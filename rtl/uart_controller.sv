==> flow/design.v <==
`default_nettype none
interface axi4_lite_if # (
  parameter int ALEN  = 32,
  parameter int DLEN  = 32,
  parameter int SLEN  = DLEN / 8
)(
  input var aclk,
  input var aresetn
);
logic             awvalid;
logic             awready;
logic [ALEN-1:0]  awaddr;
logic [2:0]       awprot;
logic             wvalid;
logic             wready;
logic [DLEN-1:0]  wdata;
logic [SLEN-1:0]  wstrb;
logic             bvalid;
logic             bready;
logic [1:0]       bresp;
logic             arvalid;
logic             arready;
logic [ALEN-1:0]  araddr;
logic [2:0]       arprot;
logic             rvalid;
logic             rready;
logic [DLEN-1:0]  rdata;
logic [1:0]       rresp;
modport M (
  input aclk, aresetn,
  output awvalid, awaddr, awprot, input awready,
  output wvalid, wdata, wstrb, input wready,
  output bready, input bvalid, bresp,
  output arvalid, araddr, arprot, input arready,
  output rready, input rvalid, rdata, rresp
);
modport S (
  input aclk, aresetn,
  input awvalid, awaddr, awprot, output awready,
  input wvalid, wdata, wstrb, output wready,
  input bready, output bvalid, bresp,
  input arvalid, araddr, arprot, output arready,
  input rready, output rvalid, rdata, rresp
);
modport M_DRV (
  input aclk, aresetn,
  output awvalid, awaddr, awprot, input awready,
  output wvalid, wdata, wstrb, input wready,
  output bready, input bvalid, bresp,
  output arvalid, araddr, arprot, input arready,
  output rready, input rvalid, rdata, rresp
);
modport S_DRV (
  input aclk, input aresetn,
  input awvalid, awaddr, awprot, output awready,
  input wvalid, wdata, wstrb, output wready,
  input bready, output bvalid, bresp,
  input arvalid, araddr, arprot, output arready,
  input rready, output rvalid, rdata, rresp
);
modport MON (
  input aclk, aresetn,
  input awvalid, awaddr, awprot, awready,
  input wvalid, wdata, wstrb, wready,
  input bready, bvalid, bresp,
  input arvalid, araddr, arprot, arready,
  input rready, rvalid, rdata, rresp
);
endinterface
`default_nettype none
module uart_controller # (
  parameter int AXI_ALEN = 32,
  parameter int AXI_DLEN = 32,
  parameter int AXI_SLEN = AXI_DLEN / 8,
  parameter int UART_DLEN = 8,
  parameter int UART_ADDR = 32'h0
)(
  input var                         clk,
  input var                         rstn,
  input var                         i_axi_awvalid,
  output var logic                  o_axi_awready,
  input var         [AXI_ALEN-1:0]  i_axi_awaddr,
  input var                         i_axi_wvalid,
  output var logic                  o_axi_wready,
  input var         [AXI_DLEN-1:0]  i_axi_wdata,
  input var         [AXI_SLEN-1:0]  i_axi_wstrb,
  output var logic                  o_axi_bvalid,
  input var                         i_axi_bready,
  output var logic  [1:0]           o_axi_bresp,
  input var                         i_axi_arvalid,
  output var logic                  o_axi_arready,
  input var         [AXI_ALEN-1:0]  i_axi_araddr,
  output var logic                  o_axi_rvalid,
  input var                         i_axi_rready,
  output var logic  [AXI_DLEN-1:0]  o_axi_rdata,
  output var logic  [1:0]           o_axi_rresp,
  output var logic                  o_txb_tvalid,
  input var                         i_txb_tready,
  output var logic  [UART_DLEN-1:0] o_txb_tdata,
  input var                         i_rxb_tvalid,
  output var logic                  o_rxb_tready,
  input var         [UART_DLEN-1:0] i_rxb_tdata
);
logic b_en;
logic aw_en;
logic w_en;
always_comb begin
  b_en = aw_en & w_en;
end
always_ff @(posedge clk) begin
  if (!rstn) begin
    aw_en <= 0;
  end else begin
    if (aw_en) begin
      aw_en <= ~b_en;
    end else begin
      aw_en <= i_axi_awvalid;
    end
  end
end
logic valid_awaddr;
always_ff @(posedge clk) begin
  if (!rstn) begin
    valid_awaddr <= 0;
  end else  begin
    if (valid_awaddr) begin
      valid_awaddr <= ~b_en;
    end else begin
      valid_awaddr <= i_axi_awvalid & i_axi_awaddr == UART_ADDR;
    end
  end
end
always_ff @(posedge clk) begin
  if (!rstn) begin
    o_axi_awready <= 0;
  end else begin
    o_axi_awready <= ~(i_axi_awvalid ^ aw_en ^ o_txb_tvalid);
  end
end
always_ff @(posedge clk) begin
  if (!rstn) begin
    w_en <= 0;
  end else begin
    if (w_en) begin
      w_en <= ~b_en;
    end else begin
      w_en <= i_axi_wvalid;
    end
  end
end
always_ff @(posedge clk) begin
  if (!rstn) begin
    o_axi_wready <= 0;
  end else begin
    o_axi_wready <= ~(i_axi_wvalid ^ w_en ^ o_txb_tvalid);
  end
end
logic valid_wdata;
always_ff @(posedge clk) begin
  if (!rstn) begin
    valid_wdata <= 0;
  end else  begin
    if (valid_wdata) begin
      valid_wdata <= ~b_en;
    end else  begin
      valid_wdata <= i_axi_wvalid & i_axi_wstrb[0];
    end
  end
end
always_ff @(posedge clk) begin
  if (i_axi_wvalid & i_txb_tready) begin
    o_txb_tdata <= i_axi_wdata[UART_DLEN-1:0];
  end else begin
    o_txb_tdata <= o_txb_tdata;
  end
end
always_ff @(posedge clk) begin
  if (!rstn) begin
    o_txb_tvalid <= 0;
  end else begin
    if (o_txb_tvalid) begin
      o_txb_tvalid <= ~i_txb_tready;
    end else begin
      o_txb_tvalid <= b_en & valid_awaddr & valid_wdata;
    end
  end
end
always_ff @(posedge clk) begin
  if (!rstn) begin
    o_axi_bvalid <= 0;
  end else begin
    if (o_axi_bvalid) begin
      o_axi_bvalid <= ~i_axi_bready;
    end else begin
      if (b_en && (!valid_awaddr || !valid_wdata)) begin
        o_axi_bvalid <= 1;
      end else begin
        o_axi_bvalid <= o_txb_tvalid & i_txb_tready;
      end
    end
  end
end
always_ff @(posedge clk) begin
  if (!rstn) begin
    o_axi_bresp <= 0;
  end else begin
    if (b_en && !valid_awaddr) begin
      o_axi_bresp <= 2'b11;  
    end else if (b_en && valid_awaddr && !valid_wdata) begin
      o_axi_bresp <= 2'b10;  
    end else begin
      o_axi_bresp <= 2'b0;
    end
  end
end
logic rxb_en;
always_comb begin
  rxb_en = i_axi_arvalid & (i_axi_araddr == UART_ADDR);
end
always_ff @(posedge clk) begin
  if (!rstn) begin
    o_rxb_tready <= 0;
  end else begin
    if (o_rxb_tready) begin
      o_rxb_tready <= ~i_axi_rready;
    end else begin
      o_rxb_tready <= rxb_en;
    end
  end
end
logic read_status;
always_comb begin
  read_status = i_axi_arvalid & (i_axi_araddr == UART_ADDR + 1);
end
logic [AXI_DLEN-1:0]  status;
assign status = {
  {(AXI_DLEN-8){1'b0}},
  3'b0,
  i_rxb_tvalid,
  3'b0,
  i_txb_tready
};
logic rxb_flag;
always_ff @(posedge clk) begin
  if (!rstn) begin
    rxb_flag <= 0;
  end else begin
    if (rxb_flag) begin
      rxb_flag <= ~(o_axi_rvalid & i_axi_rready);
    end else begin
      rxb_flag <= rxb_en;
    end
  end
end
logic rstn_q;
always_ff @(posedge clk) begin
  rstn_q <= rstn;
end
always_ff @(posedge clk) begin
  if (!rstn) begin
    o_axi_arready <= 0;
  end else begin
    if (o_axi_arready) begin
      o_axi_arready <= ~i_axi_arvalid;
    end else begin
      if (rstn && !rstn_q) begin
        o_axi_arready <= 1;
      end else begin
        o_axi_arready <= o_axi_rvalid & i_axi_rready;
      end
    end
  end
end
always_ff @(posedge clk) begin
  if (!rstn) begin
    o_axi_rvalid <= 0;
  end else begin
    if (o_axi_rvalid) begin
      o_axi_rvalid <= ~i_axi_rready;
    end else begin
      if (rxb_flag) begin
        o_axi_rvalid <= i_rxb_tvalid;
      end else begin
        o_axi_rvalid <= i_axi_arvalid & o_axi_arready;
      end
    end
  end
end
always_ff @(posedge clk) begin
  if (!rstn) begin
    o_axi_rdata <= {(AXI_DLEN){1'b1}};
  end else begin
    if (rxb_en || o_rxb_tready) begin
      o_axi_rdata <= {{(AXI_DLEN-UART_DLEN){1'b0}}, i_rxb_tdata};
    end else if (read_status) begin
      o_axi_rdata <= status;
    end else begin
      o_axi_rdata <= o_axi_rdata;
    end
  end
end
always_ff @(posedge clk) begin
  if (!rstn) begin
    o_axi_rresp <= 2'b00;
  end else begin
    if (rxb_en || read_status) begin
      o_axi_rresp <= 2'b00;
    end else if (i_axi_arvalid && (!rxb_en || !read_status)) begin
      o_axi_rresp <= 2'b11;  
    end else begin
      o_axi_rresp <= o_axi_rresp;
    end
  end
end
endmodule
# Reports on uart_controller
# What the tools print for uart_controller, step after step.
# Line numbers count from 1 in the design file above.
# Operators carry their Yosys type and port widths (W data, S select, Z words).
# Library cell names are shortened.
# Not given: --
# inputs
top_module,uart_controller
clock,clk
library,sky130hd
lib_corner,tt_025C_1v80

# Word-level counts
# Counts by Yosys on the flattened word-level netlist (proc, flatten, opt, wreduce; memories kept). Register bits leave out memories and registers merged into their read ports (data or address). Print and check cells are left out. Cells with the same type and inputs are merged into one.
# word_totals
reg_bits,56
in_bits,117
out_inout_bits,51
wordCells,78
# classes
n_eq,1
muxes,17
bitwise,24
reduce_logical,19
# op_table
op,n
$logic_not A32 Y1,2
$mux W32,2
$eq A32 B1 Y1 const B,1
$mux W1,13
$and A1 B1 Y1,11
$not A1 Y1,9
$logic_and A1 B1 Y1,6
$logic_not A1 Y1,5
$xor A1 B1 Y1,4
$logic_or A1 B1 Y1,4
$mux W2,2
$reduce_bool A2 Y1,1
$reduce_or A2 Y1,1

# Logic depth
# Yosys ltp: most cells in a row. Word level: on the elaborated netlist, between registers, memories and ports. Mapped: between sequential cells and ports; inverters and the memories' decode and read muxes count.
# logic_depth
word_depth,5
ABC_AREA,0
mapped_depth,6
depth_no_buf,4

# Mapped cells and area
# Yosys stat after the flow's synthesis: flattened, memories mapped to cells. It holds for the ABC_AREA given above (unset counts as 0); a run with the other value may have another netlist.
# by_type
cell,n,type_area_um2
dfxtp_1,25,500.48
edfxtp_1,8,240.23
buf_4,27,202.694
nor4_4,3,63.811
a221o_1,6,60.058
nor4_2,4,50.048
nor4_1,7,43.792
nor2_1,11,41.29
a21oi_1,8,40.038
xnor2_1,4,35.034
inv_1,8,30.029
nand2_1,8,30.029
a31oi_1,4,25.024
nor4b_4,1,23.773
o31ai_4,1,21.27
o211a_1,2,20.019
nand4_1,3,18.768
o41ai_1,2,17.517
# Not listed: further types 16, cells in them 22.
# mapped
cells,154
area_mm2,0.0016303
seq_area_mm2,0.0007407
flip_flops,33
buffers,27

# Timing after synthesis
# Source: OpenSTA report_checks on the synthesized netlist (no wires, ideal clock, input and output delay 20% of the period each), path of least setup slack; recovery checks are left aside. Register names are those of the netlist, which keeps one name where synthesis merged equal registers.
# synth_path
kind,input to register
startpoint,input i_axi_araddr[10]
endpoint,register o_axi_rdata[1]
period_ns,1.52
input_delay_ns,0.304
setup_ns,0.122
launch_ns,0.304
arrival_ns,1.272
required_ns,1.398
slack_ns,0.126
path_delay_ns,1.090
driving_pins,4
n_path_buf,0
period_less_setup_slack_ns,1.394
# "path_delay_ns" = arrival - input delay + setup time.
# "driving_pins" counts driving pins, that of a launching flip-flop among them; a cell with two outputs on the path counts twice.
# "period_less_setup_slack_ns" is the clock period less the worst setup slack; recovery checks do not enter. This is arithmetic on one report: input and output delays are still those of the set period (20% each).
# Between the ends stands the longest chain of elaborated cells between them, by number of cells; it is not shown to be the way that was timed. Of several equally long chains one is given.
# Each line given opens the expression or statement behind the cell; cells for indexed reads and writes are added by Yosys, which also makes memories of some case tables.
# A register here has more assigning lines than the two given.
# synth_between
cell_sequence,nor4_2 and4_1 a21oi_4 a221o_1
elab_chain_len,4
cells_between,8
lines_between,4
classes_between,eq/ne: 1; mux: 2; logic: 2; reduce/logical: 3
# synth_lines
item,line_no,text
start: declaration,92,"input var         [AXI_ALEN-1:0]  i_axi_araddr,"
$eq A32 B1 Y1,233,read_status = i_axi_arvalid & (i_axi_araddr == UART_ADDR + 1);
$and A1 B1 Y1,233,
$mux W32,295,end else if (read_status) begin
$mux W32,293,if (rxb_en || o_rxb_tready) begin
end: assignment,294,"o_axi_rdata <= {{(AXI_DLEN-UART_DLEN){1'b0}}, i_rxb_tdata};"
end: assignment,296,o_axi_rdata <= status;
end: declaration,95,"output var logic  [AXI_DLEN-1:0]  o_axi_rdata,"

# Worst path after layout
# From the final timing report of flow run 1: the path of least setup slack in the routed layout; clock arrival at registers is part of the times.
# layout_path
kind,register to output
startpoint,register (name not given)
endpoint,output o_axi_rdata[12]
period_ns,2.16
out_delay_ns,0.43
launch_ns,0.28
arrival_ns,1.49
required_ns,1.73
slack_ns,0.24
driving_pins,3
n_path_buf,2
# layout_between
cell_sequence,dfxtp_4 buf_4 clkdlybuf4s50_1
# layout_lines
item,line_no,text
end: declaration,95,"output var logic  [AXI_DLEN-1:0]  o_axi_rdata,"
# No chain of elaborated cells between the ends is given.

# 2 stored runs of uart_controller in the flow (synthesis by Yosys, layout by OpenROAD, sky130hd cells), in arbitrary order. Constraints: input delay and output delay 20% of the set period each, output load 0.01 pF.
# "achieved_clock_period_ns" = clock period - worst setup slack. The figure is calculated, with input and output delays left at 20% of the set period.
# "worst_path_ns": the worst setup path's part of the clock period (all of it between registers, 20% less for each end at a port) less its slack. A launch clock that arrives late makes it longer, a capture clock that arrives late makes it shorter.
# "total_power_mw": no workload was simulated; the value follows from the tool's default switching activity.
# Settings: n/a = not set for that run.
# A result given as n/a is not shown for that run.
run,period_ns,CORE_UTILIZATION,SETUP_SLACK_MARGIN,CORE_MARGIN,CELL_PAD_IN_SITES_DETAIL_PLACEMENT,GPL_TIMING_DRIVEN,CAP_MARGIN,SLEW_MARGIN,GPL_ROUTABILITY_DRIVEN,CTS_CLUSTER_SIZE,die_footprint_mm2,total_power_mw,worst_path_ns,critical_path_type,tns_setup_ns,yosys.chip_area_mm2,hold_ws_ns,ws_setup_ns,stdcell_area_mm2,achieved_clock_period_ns,post_route_util_pct
flow run 1,2.16,21,0.02,8,2,0,25,20,n/a,n/a,0.0108389,1.423,1.49,register to output,0.000,0.0016303,0.418,0.242,0.0032456,1.918,42.7
flow run 2,2.64,65,n/a,8,2,0,20,20,0,42,n/a,n/a,n/a,n/a,n/a,n/a,n/a,n/a,n/a,n/a,n/a
# Flow run 2: unfinished; error GPL-0301 in placement
